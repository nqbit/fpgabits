==> flow/design.v <==
module flirlepton(
    input  CLK_25,
    output CAM_CS,
    output CAM_CLK,
    input  CAM_MISO,
    );
    enum {
        STATE_PRE_PACKET,
        STATE_BEGIN_PACKET,
        STATE_READ_PACKET,
        STATE_TOCK,
        STATE_DISPLAY_PACKET,
        STATE_POST_PACKET,
        STATE_BAD_PACKET,
        STATE_SHIFT_DATA
        } state;
    logic [7:0] packet[164];
    logic [31:0] count;
    logic [31:0] pc;
    logic [7:0] pc_sub;
    logic [31:0] cs_delay;
    logic [31:0] goodpacket;
    logic [7:0] pixc;
    wire [7:0] p0;
    assign p0 = packet[0] & 8'h0F;
    always_ff @(posedge CLK_25) begin
        case (state)
            STATE_PRE_PACKET:begin
                CAM_CS = 1;
                CAM_CLK = 0;
                pc = 0;
                pc_sub = 0;
                state = STATE_BEGIN_PACKET;
            end
            STATE_BEGIN_PACKET:begin
                CAM_CS = 0;
                CAM_CLK = 0;
                if (cs_delay == 30) begin
                    state = STATE_READ_PACKET;
                    cs_delay = 0;
                end else begin
                    cs_delay++;
                    state = STATE_BEGIN_PACKET;
                end
            end
            STATE_READ_PACKET:begin
                CAM_CS = 0;
                CAM_CLK = 1;
                packet[pc][7 - pc_sub] = CAM_MISO;
                if (pc_sub == 7) begin
                    pc_sub = 0;
                    pc = pc + 1;
                end else begin
                    pc_sub = pc_sub + 1;
                end
                if (count == 1311) begin
                    state = STATE_DISPLAY_PACKET;
                    count = 0;
                end else begin
                    count++;
                    state = STATE_TOCK;
                end
            end
            STATE_TOCK:begin
                CAM_CLK = 0;
                state = STATE_READ_PACKET;
            end
            STATE_DISPLAY_PACKET:begin
                CAM_CLK = 0;
                if (p0 == 8'h0F) begin
                    state = STATE_POST_PACKET;
                end else if (p0 == 8'h00 &&
                             packet[1] < 8'd60) begin
                    goodpacket++;
                    state = STATE_SHIFT_DATA;
                end else begin
                    state = STATE_BAD_PACKET;
                end
            end
            STATE_SHIFT_DATA:begin
                CAM_CS = 1;
                if (pixc == 79) begin
                    pixc = 0;
                    state = STATE_PRE_PACKET;
                end else begin
                    pixc++;
                end
            end
            STATE_BAD_PACKET:begin
                CAM_CS = 1;
            end
            STATE_POST_PACKET:begin
                CAM_CS = 1;
                if (cs_delay == 30) begin
                    state = STATE_PRE_PACKET;
                    cs_delay = 0;
                end else begin
                    cs_delay++;
                    state = STATE_POST_PACKET;
                end
            end
        endcase
    end
endmodule
Reports on flirlepton
Tool output for the design above, in the order of the flow.
Line numbers count from 1 in the design file above.
Operators: Yosys type, input widths -> output width; for muxes data width and select width s.
Cell names lack the library's common part.
The mark -- stands for no value.
- top module: flirlepton
- clock input: CLK_25
- cell library: sky130hd
- corner: tt_025C_1v80

After elaboration
Source: Yosys, flattened and elaborated. Widths are those after wreduce. Registers that Yosys merges into a memory's read port (data or address) are not register bits. Print and check cells do not count.
- register bits at 162
- output and inout port bits: 2
- elaborated cells: 72
- $add $sub $neg: 7
- noted magnitude comparators: 1
- noted equality and inequality tests: 15
- shift-type cells at 2
- multiplexer cells at 15
- noted bitwise logic cells: 5
- reduce/logical cells: 17
- operators with widths (cell ; number):
    $pmux 32 s7 ; 1
    $eq 32x3->1 const B ; 4
    $mux 32 ; 4
    $add 32x1->32 const B ; 3
    $eq 32x2->1 const B ; 2
    $pmux 32 s2 ; 1
    $shift 1x33->8 ; 1
    $shift 1x33->8 const A ; 1
    $neg 32->33 ; 1
    $eq 32x1->1 const B ; 1
    $eq 32x11->1 const B ; 1
    $eq 32x5->1 const B ; 1
    $logic_not 32->1 ; 1
    $add 8x1->8 const B ; 2
    $and 8x8->8 ; 2
    $or 8x8->8 ; 2
    $logic_not 8->1 ; 2
    $pmux 8 s2 ; 1
    $sub 3x8->9 const A ; 1
    $reduce_and 2->1 ; 4
    $reduce_bool 2->1 ; 4
    $reduce_or 4->1 ; 2
    $eq 8x1->1 const B ; 1
    $eq 8x3->1 const B ; 1
    $lt 8x6->1 const B ; 1
    $eq 8x7->1 const B ; 1
    $not 8->8 ; 1
    $mux 8 ; 1
Other operator kinds: 9; their cells: 14.

Logic depth
Yosys ltp: most cells in a row. Word level: on the elaborated netlist, between registers, memories and ports. Mapped: between sequential cells and ports; inverters and the memories' decode and read muxes count.
- noted depth after elaboration: 6
- noted ABC_AREA: 0
- gate-level depth with buffers: 13

Netlist
Yosys stat after the flow's synthesis: flattened, memories mapped to cells. It holds for the ABC_AREA given above (unset counts as 0); a run with the other value may have another netlist.
- noted mapped cells: 515
- noted chip area (Yosys): 0.0058606 mm^2
- noted sequential area: 0.003163 mm^2
- flip-flops at 108
- cells by type (cell ; number):
    edfxtp_1 ; 100
    xnor2_1 ; 45
    xor2_1 ; 38
    ha_1 ; 20
    nand4_1 ; 30
    nand3_1 ; 37
    nor2_1 ; 49
    dfxtp_1 ; 8
    nand2_1 ; 35
    nor4_1 ; 20
    mux2_2 ; 10
    and3_1 ; 16
    and2_1 ; 12
    nor3_1 ; 13
    inv_1 ; 15
    and4_1 ; 6
    nor2b_1 ; 5
    a21o_1 ; 4
Other cell types: 28; their cells: 52.

Path before layout
OpenSTA on the mapped netlist: ideal clock, no wires. The path of least setup slack (recovery checks aside). Input and output delay are each 20% of the period. Register names are those of the netlist, which keeps one name where synthesis merged equal registers.
- path kind: reg2reg
- from: register pc_sub[3]
- to: register packet[0][2]
- noted clock period: 9.04 ns
- noted launch time at the first pin: 0.000 ns
- noted data arrival time: 3.569 ns
- noted data required time: 8.780 ns
- noted path slack: 5.211 ns
- noted path delay: 3.829 ns
- stages on the path: 14
- synthesis period reached: 3.829 ns
"path delay" is the arrival time less input delay plus setup time.
"stages on the path" counts driving pins, that of a launching flip-flop among them; a cell with two outputs on the path counts twice.
"synthesis period reached" is the clock period less the worst setup slack; recovery checks do not enter. This is arithmetic on one report: input and output delays are still those of the set period (20% each).
Between the ends stands the longest chain of elaborated cells between them, by number of cells; it is not shown to be the way that was timed. Of several equally long chains one is given.
A line is the first line of the expression or statement that the cell stems from. Yosys adds cells for indexed reads and writes and turns some case tables into memories.
At most two assigning lines are given for a register; there are more.
Where a signal picks the word or bit written, the line may be left out of the assigning lines.
- cells stage by stage: edfxtp_1 buf_6 inv_1 ha_1 nand2b_1 or3_1 nor3_1 nand3_1 ha_1 nor4b_1 nand4_1 nor4_4 and4bb_2 mux2_2
- length of the longest elaborated chain at 6
- elaborated cells on any way between the ends: 7
- classes of those cells: add/sub (2); shift (2); logic (3)
- ends and longest elaborated chain, post-synthesis (what ; RTL line ; text):
    start, declared ; 20 ; logic [7:0] pc_sub;
    start, assigned ; 32 ; pc_sub = 0;
    start, assigned ; 54 ; pc_sub = pc_sub + 1;
    $sub 3x8->9 ; 49 ; packet[pc][7 - pc_sub] = CAM_MISO;
    $neg 32->33 ; 49 ;
    $shift 1x33->8 ; 49 ;
    $not 8->8 ; 49 ;
    $and 8x8->8 ; 49 ;
    $or 8x8->8 ; 49 ;
    end, declared ; 17 ; logic [7:0] packet[164];

Worst path after layout
Path of least setup slack in the final report of run 2 (OpenROAD, finished layout, wires in). Where an end is a register, its clock arrival counts in the times.
- path kind: reg2reg
- from: register pc_sub[4]
- to: register packet[0][3]
- noted clock period: 2.75 ns
- noted launch time at the first pin: 0.35 ns
- noted data arrival time: 3.49 ns
- noted data required time: 2.86 ns
- noted path slack: -0.63 ns
- stages on the path: 13
Between the ends stands the longest chain of elaborated cells between them, by number of cells; it is not shown to be the way that was timed. Of several equally long chains one is given.
At most two assigning lines are given for a register; there are more.
Where a signal picks the word or bit written, the line may be left out of the assigning lines.
- cells stage by stage: edfxtp_1 buf_6 or3_4 or3_4 clkinvlp_4 buf_4 ha_4 nor4b_4 nand4_1 nor4_4 buf_4 nand4_1 mux2_4
- length of the longest elaborated chain at 6
- elaborated cells on any way between the ends: 7
- classes of those cells: add/sub (2); shift (2); logic (3)
- ends and longest elaborated chain, after layout (what ; RTL line ; text):
    start, declared ; 20 ; logic [7:0] pc_sub;
    start, assigned ; 32 ; pc_sub = 0;
    start, assigned ; 54 ; pc_sub = pc_sub + 1;
    $sub 3x8->9 ; 49 ; packet[pc][7 - pc_sub] = CAM_MISO;
    $neg 32->33 ; 49 ;
    $shift 1x33->8 ; 49 ;
    $not 8->8 ; 49 ;
    $and 8x8->8 ; 49 ;
    $or 8x8->8 ; 49 ;
    end, declared ; 17 ; logic [7:0] packet[164];

Record of 2 stored runs of the RTL-to-layout flow on flirlepton, platform sky130hd. The runs are unordered. Constraints: input delay and output delay 20% of the set period each, output load 0.01 pF.
"clock period achieved" means the clock period less the worst setup slack. The figure is calculated, with input and output delays left at 20% of the set period.
By "worst setup path time" is meant the share of the clock period that the worst setup path is allowed (20% is reserved at inputs, 20% at outputs), minus its slack. Clock arrival times at its registers enter into it.

Run 1

==> flow/run.sh <==
#!/bin/bash
# the make line also repeats the synthesis and layout settings of config.mk as NAME=value (left out here)
make -C /OpenROAD-flow-scripts/flow DESIGN_CONFIG=/design/flow/config.mk WORK_HOME=/design/flow/orfs CLKGATE_MAP_FILE= finish
==> flow/config.mk <==
export PLATFORM = sky130hd
export DESIGN_NAME = flirlepton
export DESIGN_NICKNAME = flirlepton
export VERILOG_FILES = /design/flow/design.v
export SDC_FILE = /design/flow/constraint.sdc
export NUM_CORES = 4
export LEC_CHECK = 0
export ABC_AREA = 1
export CAP_MARGIN = 20
export CELL_PAD_IN_SITES_DETAIL_PLACEMENT = 1
export CELL_PAD_IN_SITES_GLOBAL_PLACEMENT = 3
export CORE_MARGIN = 2
export CORE_UTILIZATION = 53
export MAX_ROUTING_LAYER = met4
export SETUP_SLACK_MARGIN = 0.33
export SLEW_MARGIN = 20
==> flow/constraint.sdc <==
create_clock -name core_clock -period 4.77 [get_ports {CLK_25}]
set_input_delay 0.9540 -clock core_clock [delete_from_list [all_inputs] [get_ports {CLK_25}]]
set_output_delay 0.9540 -clock core_clock [all_outputs]
set_load 0.01 [all_outputs]

Run 1: unfinished; error GPL-0301 in placement.

Run 2

==> flow/run.sh <==
#!/bin/bash
# the make line also repeats the synthesis and layout settings of config.mk as NAME=value (left out here)
make -C /OpenROAD-flow-scripts/flow DESIGN_CONFIG=/design/flow/config.mk WORK_HOME=/design/flow/orfs CLKGATE_MAP_FILE= finish
==> flow/config.mk <==
export PLATFORM = sky130hd
export DESIGN_NAME = flirlepton
export DESIGN_NICKNAME = flirlepton
export VERILOG_FILES = /design/flow/design.v
export SDC_FILE = /design/flow/constraint.sdc
export NUM_CORES = 4
export LEC_CHECK = 0
export CAP_MARGIN = 20
export CORE_MARGIN = 2
export CORE_UTILIZATION = 40
export SLEW_MARGIN = 20
==> flow/constraint.sdc <==
create_clock -name core_clock -period 2.75 [get_ports {CLK_25}]
set_input_delay 0.5500 -clock core_clock [delete_from_list [all_inputs] [get_ports {CLK_25}]]
set_output_delay 0.5500 -clock core_clock [all_outputs]
set_load 0.01 [all_outputs]

Measured in run 2:
- noted the setup slack of the worst path: -0.625 ns
- clock period achieved at 3.375 ns
- worst setup path time at 3.38 ns
- critical path type: reg2reg
- area of the die: 0.0156363 mm^2
- worst hold slack in the final report at 0.446 ns
- utilization of the finished layout at 0.486
- chip area in the Yosys report at 0.0058606 mm^2
